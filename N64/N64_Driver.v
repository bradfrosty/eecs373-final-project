==> flow/design.v <==
module N64_Driver(
input PCLK,  
input PRESERN,  
input PSEL,  
input PENABLE,  
output wire PREADY,  
output wire PSLVERR,  
input PWRITE,  
input [31:0] PADDR,  
input wire [31:0] PWDATA,  
output reg [31:0] PRDATA,  
inout wire N64_data,
output reg FABINT,
output reg test
);
assign PREADY = 1'b1;
assign PSLVERR = 1'b0;
reg [31:0] dataReg = 0;
reg [8:0] commandReg = 0;
reg N64_enable = 0;
reg N64_reg = 0;
reg [31:0] N64_reg_out = 0;
reg [31:0] bits_recieved = 0;
reg [31:0] bits_sent = 0;
reg sending_data = 0;
reg recieving_data = 0;
reg recieve_counter_reset = 0;
reg [31:0] recieve_counter = 0;
wire WRITE_EN;
assign WRITE_EN = (PENABLE && PWRITE && PSEL);
reg [31:0] interupt_period = 10000000;
reg [31:0] interupt_timer = 0;
reg interupt_timer_reset = 0;
always@(posedge PCLK) begin
if (WRITE_EN && (PADDR[3:2] == 2'b01))
	N64_enable <= PWDATA[0];
end
reg FABINT_reg = 0;
always@(posedge PCLK) begin
if (~PRESERN) begin
	FABINT <= 1'b0;
	interupt_timer_reset <= 1'b0;
	interupt_timer <= 1'b0;
	interupt_period <= 10000000;
end
else if (interupt_timer_reset) begin
	interupt_timer <= 0;
	interupt_timer_reset <= 0;
end
else if (N64_enable) begin
	if (interupt_timer == interupt_period) begin 
		interupt_timer_reset <= 1;
		FABINT <= 1'b1;
		test <= 1'b1;
	end
	else begin
		FABINT <= 1'b0;
		test <= 1'b0;
		interupt_timer <= interupt_timer + 1;
	end
end
end
always@(posedge PCLK) begin
if(recieve_counter_reset)
	recieve_counter <= 0;
else if (recieving_data)
	recieve_counter <= recieve_counter + 1;
end
reg send_counter_reset = 0;
reg [31:0] send_counter = 0;
always@(posedge PCLK) begin
if(send_counter_reset)
	send_counter <= 0;
else if (sending_data)
	send_counter <= send_counter + 1;
end
reg [2:0] syncer = 3'b111;
always@(posedge PCLK) begin
if(N64_data) begin
    syncer[0] <= 1'b1;
    syncer[1] <= 1'b1;
    syncer[2] <= 1'b1;
end
else begin
    syncer[0] <= 1'b0;
    syncer[1] <= syncer[0];
    syncer[2] <= syncer[1];
end
end
always@(posedge PCLK) begin
if (~PRESERN) begin
	recieving_data <= 0;
	bits_recieved <= 0;
end
else begin
	if (syncer[1] == 1'b0 && syncer[2] == 1'b1 && ~sending_data) begin
		recieve_counter_reset <= 1;
		if (~recieving_data) begin
			recieving_data <= 1;
			bits_recieved <= 0;
		end
	end
	else
		recieve_counter_reset <= 0;
	if (bits_recieved >= 32 && recieving_data) begin
		PRDATA <= N64_reg_out;
		recieving_data <= 0;
		bits_recieved <= 0;
	end
end
if (recieving_data) begin
	if (recieve_counter == 200)
		N64_reg_out <= (N64_reg_out << 1);
	else if (recieve_counter == 201) begin
		if (bits_recieved != 33)
			N64_reg_out[0] <= N64_data;
		bits_recieved <= bits_recieved + 1;
	end
end
if (~PRESERN)
	sending_data <= 0;
else begin
	if (WRITE_EN && PADDR[3:2] == 2'b00)
		commandReg <= PWDATA[8:0];
	if (WRITE_EN && ~sending_data) begin
		sending_data <= 1;
		recieving_data <= 0;
		bits_recieved <= 0;
		send_counter_reset <= 1;
		bits_sent <= 0;
		PRDATA <= N64_reg_out;
	end
	if (sending_data) begin
		if (send_counter < 100)
			N64_reg <= 0;
		else if (send_counter >= 100 && send_counter < 300) begin
			if (commandReg[8-bits_sent])
				N64_reg <= 1;
			else
				N64_reg <= 0;
		end
		else 
			N64_reg <= 1;
		if (send_counter == 300) begin
			if (bits_sent == 8) begin
				sending_data <= 0;
				recieving_data <= 1;
			end
			bits_sent <= bits_sent + 1;
		end
		if (send_counter == 400)
			send_counter_reset <= 1;
		else
			send_counter_reset <= 0;
	end
end
end
assign N64_data = (N64_reg) ? 1'bz : 1'b0;
endmodule
* From RTL to reports: N64_Driver
Tool output for the design above, in the order of the flow. Lines are those of the file above, counted from 1. Library cell names are shortened. A cell with -- has no value.
Inputs: top N64_Driver, clock input PCLK, library sky130hd, library corner tt_025C_1v80

* After elaboration
Counts by Yosys on the flattened word-level netlist (proc, flatten, opt, wreduce; memories kept). Register bits leave out memories and registers merged into their read ports (data or address). Print and check cells are left out. Cells with the same type and inputs are merged into one.
Operators by class: $lt $le $gt $ge 4, reduce/logical cells 23, shift-type cells 1, bitwise gates (word level) 6, mux-type cells 39, equal/unequal tests 8, $add $sub $neg 6
Operators with widths (number):
- 32-bit 2-to-1 mux | 16
- 32-bit by 1-bit adder with 32-bit output (second input constant) | 5
- 32-bit by 8-bit == test with 1-bit output (second input constant) | 2
- 32-bit by 9-bit == test with 1-bit output (second input constant) | 2
- 32-bit by 24-bit == test with 1-bit output (second input constant) | 1
- 32-bit by 4-bit == test with 1-bit output (second input constant) | 1
- 32-bit by 6-bit >= comparator with 1-bit output (second input constant) | 1
- 32-bit by 6-bit != test with 1-bit output (second input constant) | 1
- 32-bit by 7-bit >= comparator with 1-bit output (second input constant) | 1
- 32-bit by 7-bit less-than comparator with 1-bit output (second input constant) | 1
- 32-bit by 9-bit less-than comparator with 1-bit output (second input constant) | 1
- 4-bit by 32-bit subtractor with 32-bit output (first input constant) | 1
- 9-bit by 32-bit variable part select with 1-bit output | 1
- 1-bit 2-to-1 mux | 23
- 2-bit AND reduction | 6
- 1-bit logical AND | 9
- 1-bit inverter | 6
- 2-bit nonzero test | 3
- 3-bit AND reduction | 2
- 3-bit OR reduction | 1
- 2-bit by 1-bit == test with 1-bit output (second input constant) | 1
- 2-bit logical NOT | 1
- 2-bit OR reduction | 1
Word-level totals: input bits 69, elaborated cells 108, output and inout port bits 37, bits in registers 245

* Longest topological paths
Yosys ltp: most cells in a row. Word level: on the elaborated netlist, between registers, memories and ports. Mapped: between sequential cells and ports; inverters and the memories' decode and read muxes count.
Logic depth: depth in word-level cells 11, ABC_AREA 0, gate-level depth with buffers 10, mapped depth without buffers 8

* Netlist
Source: synth_stat.txt of the flow (Yosys; design flattened, memories mapped). It holds for the ABC_AREA given above (unset counts as 0); a run with the other value may have another netlist.
Synthesis totals: flip-flops 203, area of sequential cells 0.0044242 mm², buffers 35, mapped area 0.0093039 mm², mapped cells 1033
Cell types:
- dfxtp_1 | number 167, total area 3.34E+03 µm²
- edfxtp_1 | number 36, total area 1.08E+03 µm²
- xor2_1 | number 85, total area 744.464 µm²
- nor2_1 | number 149, total area 559.286 µm²
- nand4_1 | number 60, total area 375.36 µm²
- xnor2_1 | number 36, total area 315.302 µm²
- nand3_1 | number 57, total area 285.274 µm²
- nand2_1 | number 74, total area 277.766 µm²
- nor4_1 | number 38, total area 237.728 µm²
- nor2b_1 | number 34, total area 212.704 µm²
- and3_1 | number 27, total area 168.912 µm²
- ha_1 | number 11, total area 137.632 µm²
- nor3_1 | number 27, total area 135.13 µm²
- and4_1 | number 15, total area 131.376 µm²
- o21ai_0 | number 26, total area 130.125 µm²
- a21oi_1 | number 25, total area 125.12 µm²
- inv_1 | number 29, total area 108.854 µm²
- or3_1 | number 16, total area 100.096 µm²
Other cell types: 32; their cells: 121.

* Path before layout
Path of least setup slack by OpenSTA after synthesis, without wires, with an ideal clock, recovery checks aside; 20% of the period is set as input and as output delay. Where synthesis merged equal registers, the netlist keeps one of their names.
Path post-synthesis: kind reg2reg, from register recieve_counter[0], to register bits_recieved[21], required time 2456 ps, buffers on the path 2, path delay 2386 ps, launch time at the first pin 0 ps, data arrival time 2252 ps, driving pins on the path 11, library setup time 134 ps, path slack 203 ps, clock period 2590 ps, synthesis period reached 2387 ps
"path delay" = arrival - input delay + setup time. "driving pins on the path": output pins that drive a net of the path, with the launching flip-flop's if there is one; two outputs of one cell count as two. "synthesis period reached" = period - worst setup slack (recovery checks aside). The figure is calculated, with input and output delays left at 20% of the set period. Between the ends stands the longest chain of elaborated cells between them, by number of cells; it is not shown to be the way that was timed. Of several equally long chains one is given. A line is the first line of the expression or statement that the cell stems from. Yosys adds cells for indexed reads and writes and turns some case tables into memories. At most two assigning lines are given for a register; there are more.
On the way, post-synthesis: path through dfxtp_1 inv_1 ha_1 nor4b_1 nand4_1 or4_1 buf_2 buf_6 nor4_4 xnor2_1 nor2_2, length of the longest elaborated chain 6, elaborated cells on any way between the ends 7, RTL lines with such cells 5, those cells by class 2 x eq/ne; 5 x mux
Ends and longest elaborated chain, post-synthesis:
- start, declared | RTL line 28 | reg [31:0] recieve_counter = 0;
- start, assigned | RTL line 65 | recieve_counter <= 0;
- start, assigned | RTL line 67 | recieve_counter <= recieve_counter + 1;
- 32-bit by 8-bit == test with 1-bit output | RTL line 114 | else if (recieve_counter == 201) begin
- 32-bit 2-to-1 mux | RTL line 114
- 32-bit 2-to-1 mux | RTL line 112 | if (recieve_counter == 200)
- 32-bit 2-to-1 mux | RTL line 111 | if (recieving_data) begin
- 32-bit 2-to-1 mux | RTL line 125 | if (WRITE_EN && ~sending_data) begin
- 32-bit 2-to-1 mux | RTL line 120 | if (~PRESERN)
- end, assigned | RTL line 117 | bits_recieved <= bits_recieved + 1;
- end, assigned | RTL line 128 | bits_recieved <= 0;
- end, declared | RTL line 23 | reg [31:0] bits_recieved = 0;

* Path in the finished layout
Path of least setup slack in the final report of run 1 (OpenROAD, finished layout, wires in). Where an end is a register, its clock arrival counts in the times. The report prints the path's times to 10 ps; the period is as set.
Path after layout: kind reg2reg, from register recieve_counter[0], to register bits_recieved[19], buffers on the path 1, library setup time 50 ps, required time 2430 ps, data arrival time 2830 ps, clock period 2010 ps, driving pins on the path 9, launch time at the first pin 500 ps, path slack -390 ps
Between the ends stands the longest chain of elaborated cells between them, by number of cells; it is not shown to be the way that was timed. Of several equally long chains one is given. At most two assigning lines are given for a register; there are more.
On the way, after layout: path through dfxtp_2 inv_2 ha_4 nor4b_4 nand4_1 or4_4 buf_6 or4_4 a21oi_2, length of the longest elaborated chain 6, elaborated cells on any way between the ends 7, RTL lines with such cells 5, those cells by class 2 x eq/ne; 5 x mux
Ends and longest elaborated chain, after layout:
- start, declared | RTL line 28 | reg [31:0] recieve_counter = 0;
- start, assigned | RTL line 65 | recieve_counter <= 0;
- start, assigned | RTL line 67 | recieve_counter <= recieve_counter + 1;
- 32-bit by 8-bit == test with 1-bit output | RTL line 114 | else if (recieve_counter == 201) begin
- 32-bit 2-to-1 mux | RTL line 114
- 32-bit 2-to-1 mux | RTL line 112 | if (recieve_counter == 200)
- 32-bit 2-to-1 mux | RTL line 111 | if (recieving_data) begin
- 32-bit 2-to-1 mux | RTL line 125 | if (WRITE_EN && ~sending_data) begin
- 32-bit 2-to-1 mux | RTL line 120 | if (~PRESERN)
- end, assigned | RTL line 117 | bits_recieved <= bits_recieved + 1;
- end, assigned | RTL line 128 | bits_recieved <= 0;
- end, declared | RTL line 23 | reg [31:0] bits_recieved = 0;

Subject: N64_Driver on sky130hd, stored results

Hello all,

Settings and measured results of 2 stored flow runs for module N64_Driver (sky130hd), not sorted in any way. The constraints put input and output delay at 20% of the set period each and load the outputs with 0.01 pF.
"power" is the tool's figure for a default switching activity; nothing was simulated.
[run 1] settings: period_ns=2.01, CORE_UTILIZATION=44, SETUP_SLACK_MARGIN=-0.19, PLACE_DENSITY=0.71, HOLD_SLACK_MARGIN=0.09, CELL_PAD_IN_SITES_DETAIL_PLACEMENT=0, GPL_ROUTABILITY_DRIVEN=0, CTS_CLUSTER_SIZE=76, CTS_CLUSTER_DIAMETER=124, MAX_ROUTING_LAYER=met5, CAP_MARGIN=20, CORE_MARGIN=2, SLEW_MARGIN=20
[run 1] result: chip area after synthesis (Yosys) 0.0093039 mm², die area 0.0223248 mm², standard-cell area of the final layout 0.0118163 mm², worst setup slack after layout -395 ps, total negative slack -8801 ps, worst hold slack 357 ps, power 6.578 mW
[run 2] settings: period_ns=2.78, CORE_UTILIZATION=46, CAP_MARGIN=20, CORE_MARGIN=2, SLEW_MARGIN=20
[run 2] result: chip area after synthesis (Yosys) 0.0093039 mm², die area 0.0213788 mm², standard-cell area of the final layout 0.0109055 mm², worst setup slack after layout 171 ps, total negative slack 0 ps, worst hold slack 330 ps, power 6.158 mW

Thanks
